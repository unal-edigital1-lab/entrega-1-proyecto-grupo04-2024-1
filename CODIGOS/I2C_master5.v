==> flow/design.v <==
`timescale 1ns/1ps   
module i2c_master2 (
    input rst,  
    input clk,  
    input rw,  
    input scl_enable,  
    input [6:0] i2c_address,  
    input [7:0] i2c_data_in,  
    output reg sda_out_m,  
    output reg scl_out_m,  
    output reg addr_ack,  
    output reg data_ack,  
    input [7:0] i2c_wData,  
    output reg [7:0] i2c_rData  
);
parameter I2C_START = 3'b000; 
parameter I2C_IDLE = 3'b001;
parameter I2C_CLOCK_LOW = 3'b010;
parameter I2C_CLOCK_HIGH = 3'b011;
parameter I2C_STOP = 3'b100;
parameter I2C_DATA_SHIFT = 3'b101;
parameter I2C_ACK_CHECK = 3'b110;  
parameter I2C_READ = 3'b111;  
reg [2:0] state_M;  
reg [4:0] bit_count; 
reg [17:0] i2c_shift_reg;
reg [7:0] shift_reg;
reg sda_in_m; 
parameter TCS3502_ADDR = 7'h29;  
parameter REG_ENABLE = 8'h00;    
parameter REG_CLEAR = 8'h14;     
always @(posedge clk or negedge rst) begin
    if(~rst) begin
        sda_out_m <= 1'b1;
        scl_out_m <= 1'b1;
        bit_count <= 0;
        i2c_rData <= 8'h00;
        state_M <= I2C_IDLE;
    end else begin
        case(state_M)
            I2C_IDLE: begin
                if (scl_enable) begin
                    state_M <= I2C_START;
                end
            end
            I2C_START: begin
                sda_out_m <= 1'b0;  
                scl_out_m <= 1'b1;
                state_M <= I2C_CLOCK_LOW;
                i2c_shift_reg <= {TCS3502_ADDR, rw};  
            end
            I2C_CLOCK_LOW: begin
                scl_out_m 
                <= 1'b0;
                sda_out_m <= i2c_shift_reg[17];  
                i2c_shift_reg <= i2c_shift_reg << 1;
                state_M <= I2C_CLOCK_HIGH;
            end
            I2C_CLOCK_HIGH: begin
                scl_out_m <= 1'b1;
                bit_count <= bit_count + 1;
                if (bit_count == 8) begin
                    state_M <= I2C_ACK_CHECK;  
                end else if (bit_count == 16) begin
                    state_M <= (rw == 1) ? I2C_READ : I2C_STOP;  
                end else begin
                    state_M <= I2C_CLOCK_LOW;
                end
            end
            I2C_ACK_CHECK: begin
                if (sda_in_m == 0) begin
                    addr_ack <= 1'b1;  
                end else begin
                    addr_ack <= 1'b0;  
                end
                state_M <= I2C_CLOCK_LOW;
            end
            I2C_READ: begin
                scl_out_m <= 1'b0;
                sda_in_m <= 1'bz;  
                state_M <= I2C_CLOCK_HIGH;
            end
            I2C_STOP: begin
                sda_out_m <= 1'b1;  
                scl_out_m <= 1'b1;
                state_M <= I2C_IDLE;
            end
            default: state_M <= I2C_IDLE;
        endcase
    end
end
endmodule
# --- From RTL to reports: i2c_master2 ---
# The steps from the RTL of i2c_master2 to its reports follow in flow order.
# Lines are those of the file above, counted from 1.
# Cell names lack the library's common part.
design:
  top: "i2c_master2"
  clock: "clk"
  library: "sky130hd"
  corner: "tt_025C_1v80"

# --- After elaboration ---
# Counts by Yosys on the flattened word-level netlist (proc, flatten, opt, wreduce; memories kept). Register bits leave out memories and registers merged into their read ports (data or address). Print and check cells are left out. Cells with the same type and inputs are merged into one.
bits:
  register_bits: 28
  word_cells: 31
classes:
  add_sub_neg: 1
  equal: 9
  n_mux: 8
  n_reduce_logical: 8
ops:
  columns: ["operator", "count"]
  rows:
  - ["case mux 18 bit (select 2 bit)", 1]
  - ["case mux 3 bit (select 4 bit)", 1]
  - ["equality test 3 bit with constant B", 3]
  - ["two-way mux 3 bit", 3]
  - ["equality test 3 x 2 -> 1 bit with constant B", 2]
  - ["adder 5 x 1 -> 5 bit with constant B", 1]
  - ["equality test 5 x 4 -> 1 bit with constant B", 1]
  - ["equality test 5 bit with constant B", 1]
  - ["nonzero test 2 bit", 2]
  - ["OR reduction 2 bit", 2]
  - ["equality test 3 x 1 -> 1 bit with constant B", 1]
  - ["zero test 3 bit", 1]
  - ["nonzero test 3 bit", 1]
  - ["OR reduction 3 bit", 1]
  - ["case mux 1 bit (select 3 bit)", 1]
  - ["inequality test 2 bit with constant B", 1]
  - ["AND reduction 2 bit", 1]
  - ["case mux 1 bit (select 2 bit)", 1]
  - ["two-way mux 2 bit", 1]

# --- Logic depth ---
# Depth = most cells in a row (Yosys ltp): at word level without a register or memory, in the mapped netlist without a sequential cell, where the memories' decode and read muxes count.
logic_depth:
  ltp_word: 4
  ABC_AREA: 0
  mapped_depth: 4

# --- Synthesis result ---
# Yosys stat after the flow's synthesis: flattened, memories mapped to cells. It holds for the ABC_AREA given above (unset counts as 0); a run with the other value may have another netlist.
# The area totals of this step are shown rounded.
by_type:
  columns: ["cell", "count"]
  rows:
  - ["edfxtp_1", 18]
  - ["dfrtp_1", 11]
  - ["and2_1", 15]
  - ["dfstp_2", 3]
  - ["buf_4", 10]
  - ["xnor2_1", 3]
  - ["ha_1", 2]
  - ["inv_1", 6]
  - ["nand2b_1", 3]
  - ["xor2_1", 2]
  - ["nand3b_1", 2]
  - ["nand4_1", 2]
  - ["nor4_1", 2]
  - ["a221o_1", 1]
  - ["o21ai_0", 2]
  - ["a211o_1", 1]
  - ["a21o_1", 1]
  - ["clkbuf_1", 2]
# Not listed: further types 8, cells in them 10.
synth_totals:
  cell_count: 96
  area_um2: 1300
  flip_flops: 32
  buffers: 13

# --- Worst setup path after synthesis ---
# Path of least setup slack by OpenSTA after synthesis, without wires, with an ideal clock, recovery checks aside; 20% of the period is set as input and as output delay. Where synthesis merged equal registers, the netlist keeps one of their names.
synth_timing:
  path_type: "input to register"
  from: "input rst"
  to: "register i2c_shift_reg[0]"
  clock_period_ns: 2.36
  input_delay_ns: 0.472
  t_arrival_ns: 1.322
  path_slack_ns: 0.644
  path_delay_ns: 1.245
  stages: 1
  synth_period_reached_ns: 1.716
# "path_delay_ns" = arrival - input delay + setup time.
# "stages": output pins that drive a net of the path, with the launching flip-flop's if there is one; two outputs of one cell count as two.
# "synth_period_reached_ns" is the clock period less the worst setup slack; recovery checks do not enter. This is arithmetic on one report: input and output delays are still those of the set period (20% each).
# Between the ends stands the longest chain of elaborated cells between them, by number of cells; it is not shown to be the way that was timed. Of several equally long chains one is given.
# Each line given opens the expression or statement behind the cell; cells for indexed reads and writes are added by Yosys, which also makes memories of some case tables.
synth_between:
  cell_sequence: "nor2b_1"
  elab_chain_len: 1
  cells_between: 1
  lines_between: 0
  classes_between: "reduce/logical (1)"
synth_lines:
  columns: ["item", "line_no", "text"]
  rows:
  - ["start: declaration", 3, "input rst,"]
  - ["AND reduction 2 bit", null, null]
  - ["end: assignment", 50, "i2c_shift_reg <= {TCS3502_ADDR, rw};"]
  - ["end: assignment", 56, "i2c_shift_reg <= i2c_shift_reg << 1;"]
  - ["end: declaration", 26, "reg [17:0] i2c_shift_reg;"]

# --- Worst path after layout ---
# Path of least setup slack in the final report of run 1 (OpenROAD, finished layout, wires in). Where an end is a register, its clock arrival counts in the times.
layout_timing:
  path_type: "register to output"
  from: "register sda_out_m"
  to: "output sda_out_m"
  clock_period_ns: 1.38
  out_delay_ns: 0.28
  t_arrival_ns: 0.99
  path_slack_ns: 0.11
  stages: 2
# A register here has more assigning lines than the two given.
layout_between:
  cell_sequence: "dfstp_2 > buf_2"
  elab_chain_len: 0
  cells_between: 0
  lines_between: 0
layout_lines:
  columns: ["item", "line_no", "text"]
  rows:
  - ["start: declaration", 9, "output reg sda_out_m,"]
  - ["start: assignment", 34, "sda_out_m <= 1'b1;"]
  - ["start: assignment", 55, "sda_out_m <= i2c_shift_reg[17];"]
  - ["end: declaration", 9, null]

# Module i2c_master2, platform sky130hd: 2 stored runs of the flow (Yosys, OpenROAD) with differing settings, in no particular order. Input and output delays are each 20% of the period that was set; the output load is 0.01 pF.
# "achieved_period_ns" = clock period - worst setup slack. The figure is calculated, with input and output delays left at 20% of the set period.
# "timing.worst_path_ns" means the part of the period allowed to the worst setup path (the constraints hold back 20% at inputs and 20% at outputs) less its slack; where the path has registers, the arrival times of their clocks count too.
# Values from the reports are rounded here.
runs:
  - name: "run 1"
    settings:
      period_ns: 1.38
      CORE_UTILIZATION: 65
      SETUP_SLACK_MARGIN: 0.07
      PLACE_DENSITY_LB_ADDON: 0.24
      CELL_PAD_IN_SITES_DETAIL_PLACEMENT: 0
      TNS_END_PERCENT: 100
      GPL_TIMING_DRIVEN: 0
      GPL_ROUTABILITY_DRIVEN: 1
      MAX_ROUTING_LAYER: "met4"
      CAP_MARGIN: 20
      CORE_MARGIN: 2
      SLEW_MARGIN: 20
    results:
      final_die_area_um2: 2400
      final_setup_ws_ns: 0.11
      timing.worst_path_ns: 0.99
      critical_path_type: "register to output"
      achieved_period_ns: 1.269
      fin_util_pct: 80
      layout_stdcell_area_um2: 1500
      timing.setup.tns_ns: 0.000
      synth_area_um2: 1300
  - name: "run 2"
    settings:
      period_ns: 2.73
      CORE_UTILIZATION: 65
      SETUP_SLACK_MARGIN: 0.7
      PLACE_DENSITY: 0.54
      CORE_ASPECT_RATIO: 1.37
      CELL_PAD_IN_SITES_DETAIL_PLACEMENT: 2
      ABC_AREA: 1
      CAP_MARGIN: 20
      CORE_MARGIN: 2
      SLEW_MARGIN: 20
    outcome: "unfinished; error DPL-0033 in placement"
