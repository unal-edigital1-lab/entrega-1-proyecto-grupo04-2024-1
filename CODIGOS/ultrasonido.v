==> flow/design.v <==
module ultrasonido(
    input clk,
    output trigger,
    input echo,
    input reset,
    output state
);
 reg [25:0] count;
 reg n_trigger;
 reg old_echo;
 reg [32:0] count_out;
 reg [32:0] echo_count;
 reg [32:0] status;
 initial begin
    count = 25'b0;
    n_trigger = 1'b0;
    old_echo = 1'b0;
    count_out = 33'b0;
    echo_count = 33'b0;
    status = 33'b0;
 end
 always @(posedge clk) begin
    if(!reset)begin 
      count_out <= 0;
      count <=0;
      echo_count <= 0;
      old_echo <= 0;
      n_trigger <=0;
      end else begin
      count = count + 1;
      n_trigger = ~&(count[24:10]);
    if (~&(count[24:11])) begin
        if (n_trigger) begin
            if (echo == 1) begin
                echo_count = echo_count + 1;
            end
            if ((old_echo == 1) && (echo == 0)) begin
                count_out = echo_count;
                echo_count = 0;
            end
        end
    end
    if (count_out > 33'd15000) begin
        status = status << 1;
        status[0] = 1;
    end else begin
        status = status << 1;
        status[0] = 0;
    end
    old_echo = echo;
 end
 end
 assign trigger = n_trigger;
 assign state = |status;
 endmodule
* Reports on ultrasonido
The steps from the RTL of ultrasonido to its reports follow in flow order.
Lines are those of the file above, counted from 1.
The mark - stands for no value.
- Design top :: ultrasonido
- Clock port :: clk
- Standard-cell library :: sky130hd
- Timing corner :: tt_025C_1v80

* Elaborated design
Yosys after proc, flatten, opt, wreduce and memory -nomap, before mapping. Enables and synchronous resets that opt folds into registers are not counted as muxes. Memory bits, and registers merged into a memory's read port (data or address), are not among the register bits. Print and check cells are not counted. Equal cells are merged and count once.
- Flip-flop bits (word level) :: 127
- Input port bits :: 3
- Output and inout bits :: 2
- Word-level cells :: 25
- $add $sub $neg :: 2
- Magnitude comparators :: 1
- Mux-type cells :: 7
- Bitwise operators :: 3
- Reduce/logical cells :: 6
** Operators by type and width (number)
- 2-to-1 mux 33 bit :: 6
- adder 33 x 1 -> 33 bit with constant B :: 1
- greater-than comparator 33 x 14 -> 1 bit with constant B :: 1
- OR reduction 33 bit :: 1
- adder 26 x 1 -> 26 bit with constant B :: 1
- AND reduction 15 bit :: 1
- AND reduction 14 bit :: 1
- inverter 1 bit :: 3
- AND reduction 2 bit :: 1
- logical AND 1 bit :: 1
- logical NOT 1 bit :: 1
- 2-to-1 mux 1 bit :: 1

* Logic depth
Depth = most cells in a row (Yosys ltp): at word level without a register or memory, in the mapped netlist without a sequential cell, where the memories' decode and read muxes count.
- Depth after elaboration :: 8
- ABC_AREA :: 0
- Depth in mapped cells :: 11

* Synthesis result
The flow's flattened synthesis, as Yosys stat reports it; memories are mapped. The netlist is that of the ABC_AREA named above (0 if unset); the other value can give another one.
** Cells by type (number)
- sky130_fd_sc_hd__dfxtp_1 :: 93
- sky130_fd_sc_hd__edfxtp_1 :: 33
- sky130_fd_sc_hd__nor2_1 :: 88
- sky130_fd_sc_hd__xor2_1 :: 36
- sky130_fd_sc_hd__xnor2_1 :: 29
- sky130_fd_sc_hd__a211oi_1 :: 27
- sky130_fd_sc_hd__nand4_1 :: 30
- sky130_fd_sc_hd__nor4_1 :: 25
- sky130_fd_sc_hd__o31ai_1 :: 20
- sky130_fd_sc_hd__or3_1 :: 22
- sky130_fd_sc_hd__a21oi_2 :: 15
- sky130_fd_sc_hd__nand3_1 :: 26
- sky130_fd_sc_hd__nand2_1 :: 34
- sky130_fd_sc_hd__clkbuf_1 :: 30
- sky130_fd_sc_hd__o21ai_0 :: 19
- sky130_fd_sc_hd__mux2i_1 :: 9
- sky130_fd_sc_hd__or4_1 :: 10
- sky130_fd_sc_hd__buf_2 :: 13
Other cell types: 40; their cells: 101.
- Mapped cells :: 660
- Chip area (Yosys) :: 6129.6 µm²
- Sequential part of the area :: 2852.7 µm²
- Flip-flops :: 126
- Buffers :: 50

* Worst setup path after synthesis
OpenSTA on the mapped netlist: ideal clock, no wires. The path of least setup slack (recovery checks aside). Input and output delay are each 20% of the period. Register names are those of the netlist, which keeps one name where synthesis merged equal registers.
- Kind :: input to register
- From :: in echo
- To :: reg status[0]
- Period :: 3.54 ns
- External input delay :: 0.708 ns
- Setup time :: 0.160 ns
- Time at the first pin :: 0.708 ns
- Data arrival time :: 2.672 ns
- Setup slack :: 0.708 ns
- Delay of the path :: 2.124 ns
- Stages on the path :: 8
- Path buffers :: 1
- Synthesis period reached :: 2.832 ns
"delay of the path" = arrival - input delay + setup time.
"stages on the path": output pins that drive a net of the path, with the launching flip-flop's if there is one; two outputs of one cell count as two.
"synthesis period reached" = period - worst setup slack (recovery checks aside). The figure is calculated, with input and output delays left at 20% of the set period.
The rows between start and end are the longest chain of elaborated cells between them; the timing report does not say that the signal goes this way. Where chains are equally long, one stands for them.
Each line given opens the expression or statement behind the cell; cells for indexed reads and writes are added by Yosys, which also makes memories of some case tables.
At most two assigning lines are given for a register; there are more.
- Cells stage by stage :: sky130_fd_sc_hd__clkbuf_1 sky130_fd_sc_hd__nand3_1 sky130_fd_sc_hd__or4_1 sky130_fd_sc_hd__a2111o_1 sky130_fd_sc_hd__o31ai_1 sky130_fd_sc_hd__nand4_1 sky130_fd_sc_hd__a211o_1 sky130_fd_sc_hd__a41oi_1
- Length of the longest elaborated chain :: 8
- Elaborated cells on any way between the ends :: 9
- Source lines of those cells :: 6
** RTL lines, path post-synthesis
- start, declared :: RTL line 4 : input echo,
- inverter 1 bit :: RTL line 37 : if ((old_echo == 1) && (echo == 0)) begin
- logical AND 1 bit :: RTL line 37
- 2-to-1 mux 33 bit :: RTL line 37
- 2-to-1 mux 33 bit :: RTL line 33 : if (n_trigger) begin
- 2-to-1 mux 33 bit :: RTL line 32 : if (~&(count[24:11])) begin
- 2-to-1 mux 33 bit :: RTL line 23 : if(!reset)begin
- greater-than comparator 33 x 14 -> 1 bit :: RTL line 43 : if (count_out > 33'd15000) begin
- 2-to-1 mux 1 bit :: RTL line 43
- end, assigned :: RTL line 44 : status = status << 1;
- end, assigned :: RTL line 47 : status = status << 1;
- end, declared :: RTL line 13 : reg [32:0] status;

* Path in the finished layout
From the final timing report of flow run 1: the path of least setup slack in the routed layout; clock arrival at registers is part of the times.
- Kind :: register to register
- From :: reg count[8]
- To :: reg echo_count[10]
- Period :: 1.9 ns
- Setup time :: 0.07 ns
- Time at the first pin :: 0.43 ns
- Data arrival time :: 2.89 ns
- Setup slack :: -0.64 ns
- Stages on the path :: 9
- Path buffers :: 1
The rows between start and end are the longest chain of elaborated cells between them; the timing report does not say that the signal goes this way. Where chains are equally long, one stands for them.
At most two assigning lines are given for a register; there are more.
- Cells stage by stage :: sky130_fd_sc_hd__dfxtp_4 sky130_fd_sc_hd__and3_4 sky130_fd_sc_hd__nand3_4 sky130_fd_sc_hd__or4_4 sky130_fd_sc_hd__a211o_4 sky130_fd_sc_hd__o31a_4 sky130_fd_sc_hd__nand2b_4 sky130_fd_sc_hd__buf_12 sky130_fd_sc_hd__a21oi_2
- Length of the longest elaborated chain :: 4
- Elaborated cells on any way between the ends :: 6
- Source lines of those cells :: 3
** RTL lines, path after layout
- start, declared :: RTL line 8 : reg [25:0] count;
- start, assigned :: RTL line 25 : count <=0;
- start, assigned :: RTL line 30 : count = count + 1;
- adder 26 x 1 -> 26 bit :: RTL line 30
- AND reduction 14 bit :: RTL line 32 : if (~&(count[24:11])) begin
- inverter 1 bit
- AND reduction 2 bit
- end, assigned :: RTL line 26 : echo_count <= 0;
- end, assigned :: RTL line 35 : echo_count = echo_count + 1;
- end, declared :: RTL line 12 : reg [32:0] echo_count;

# Flow runs of ultrasonido

Record of 2 stored runs of the RTL-to-layout flow on ultrasonido, platform sky130hd. The runs are unordered. Constraints: input delay and output delay 20% of the set period each, output load 0.01 pF.
"critical setup path time" = time allowed to the worst setup path (clock period - input delay - output delay, where it has them) - its slack; a late launch clock adds to it, a late capture clock takes from it.

* Flow run 1
** Files
==> flow/run.sh <==
#!/bin/bash
# the make line also repeats the synthesis and layout settings of config.mk as NAME=value (left out here)
make -C /OpenROAD-flow-scripts/flow DESIGN_CONFIG=/design/flow/config.mk WORK_HOME=/design/flow/orfs CLKGATE_MAP_FILE= finish
==> flow/config.mk <==
export PLATFORM = sky130hd
export DESIGN_NAME = ultrasonido
export DESIGN_NICKNAME = ultrasonido
export VERILOG_FILES = /design/flow/design.v
export SDC_FILE = /design/flow/constraint.sdc
export NUM_CORES = 4
export LEC_CHECK = 0
export CAP_MARGIN = 20
export CELL_PAD_IN_SITES_DETAIL_PLACEMENT = 0
export CORE_MARGIN = 2
export CORE_UTILIZATION = 49
export CTS_CLUSTER_DIAMETER = 257
export CTS_CLUSTER_SIZE = 53
export GPL_ROUTABILITY_DRIVEN = 0
export MIN_ROUTING_LAYER = met1
export PLACE_DENSITY_LB_ADDON = 0.13
export SETUP_SLACK_MARGIN = 0.39
export SLEW_MARGIN = 5
==> flow/constraint.sdc <==
create_clock -name core_clock -period 1.9 [get_ports {clk}]
set_input_delay 0.3800 -clock core_clock [delete_from_list [all_inputs] [get_ports {clk}]]
set_output_delay 0.3800 -clock core_clock [all_outputs]
set_load 0.01 [all_outputs]
** Results
- Final worst hold slack :: 0.452 ns
- Total negative setup slack :: -39.000 ns
- Utilization after routing :: 73.9 %
- Critical setup path time :: 2.54 ns
- Worst path kind :: register to register
- Synthesized cell area :: 6129.6 µm²
- Setup slack of the worst path :: -0.638 ns
- Overall die area :: 13420.1 µm²

* Flow run 2
** Files
==> flow/run.sh <==
#!/bin/bash
# the make line also repeats the synthesis and layout settings of config.mk as NAME=value (left out here)
make -C /OpenROAD-flow-scripts/flow DESIGN_CONFIG=/design/flow/config.mk WORK_HOME=/design/flow/orfs CLKGATE_MAP_FILE= finish
==> flow/config.mk <==
export PLATFORM = sky130hd
export DESIGN_NAME = ultrasonido
export DESIGN_NICKNAME = ultrasonido
export VERILOG_FILES = /design/flow/design.v
export SDC_FILE = /design/flow/constraint.sdc
export NUM_CORES = 4
export LEC_CHECK = 0
export ABC_AREA = 1
export CAP_MARGIN = 20
export CELL_PAD_IN_SITES_GLOBAL_PLACEMENT = 3
export CORE_MARGIN = 2
export CORE_UTILIZATION = 68
export CTS_CLUSTER_DIAMETER = 295
export GPL_ROUTABILITY_DRIVEN = 1
export MAX_ROUTING_LAYER = met5
export PLACE_DENSITY = 0.55
export SETUP_SLACK_MARGIN = 0.43
export SLEW_MARGIN = 35
==> flow/constraint.sdc <==
create_clock -name core_clock -period 2.82 [get_ports {clk}]
set_input_delay 0.5640 -clock core_clock [delete_from_list [all_inputs] [get_ports {clk}]]
set_output_delay 0.5640 -clock core_clock [all_outputs]
set_load 0.01 [all_outputs]
** Results
Stopped before the end: placement reported GPL-0301.
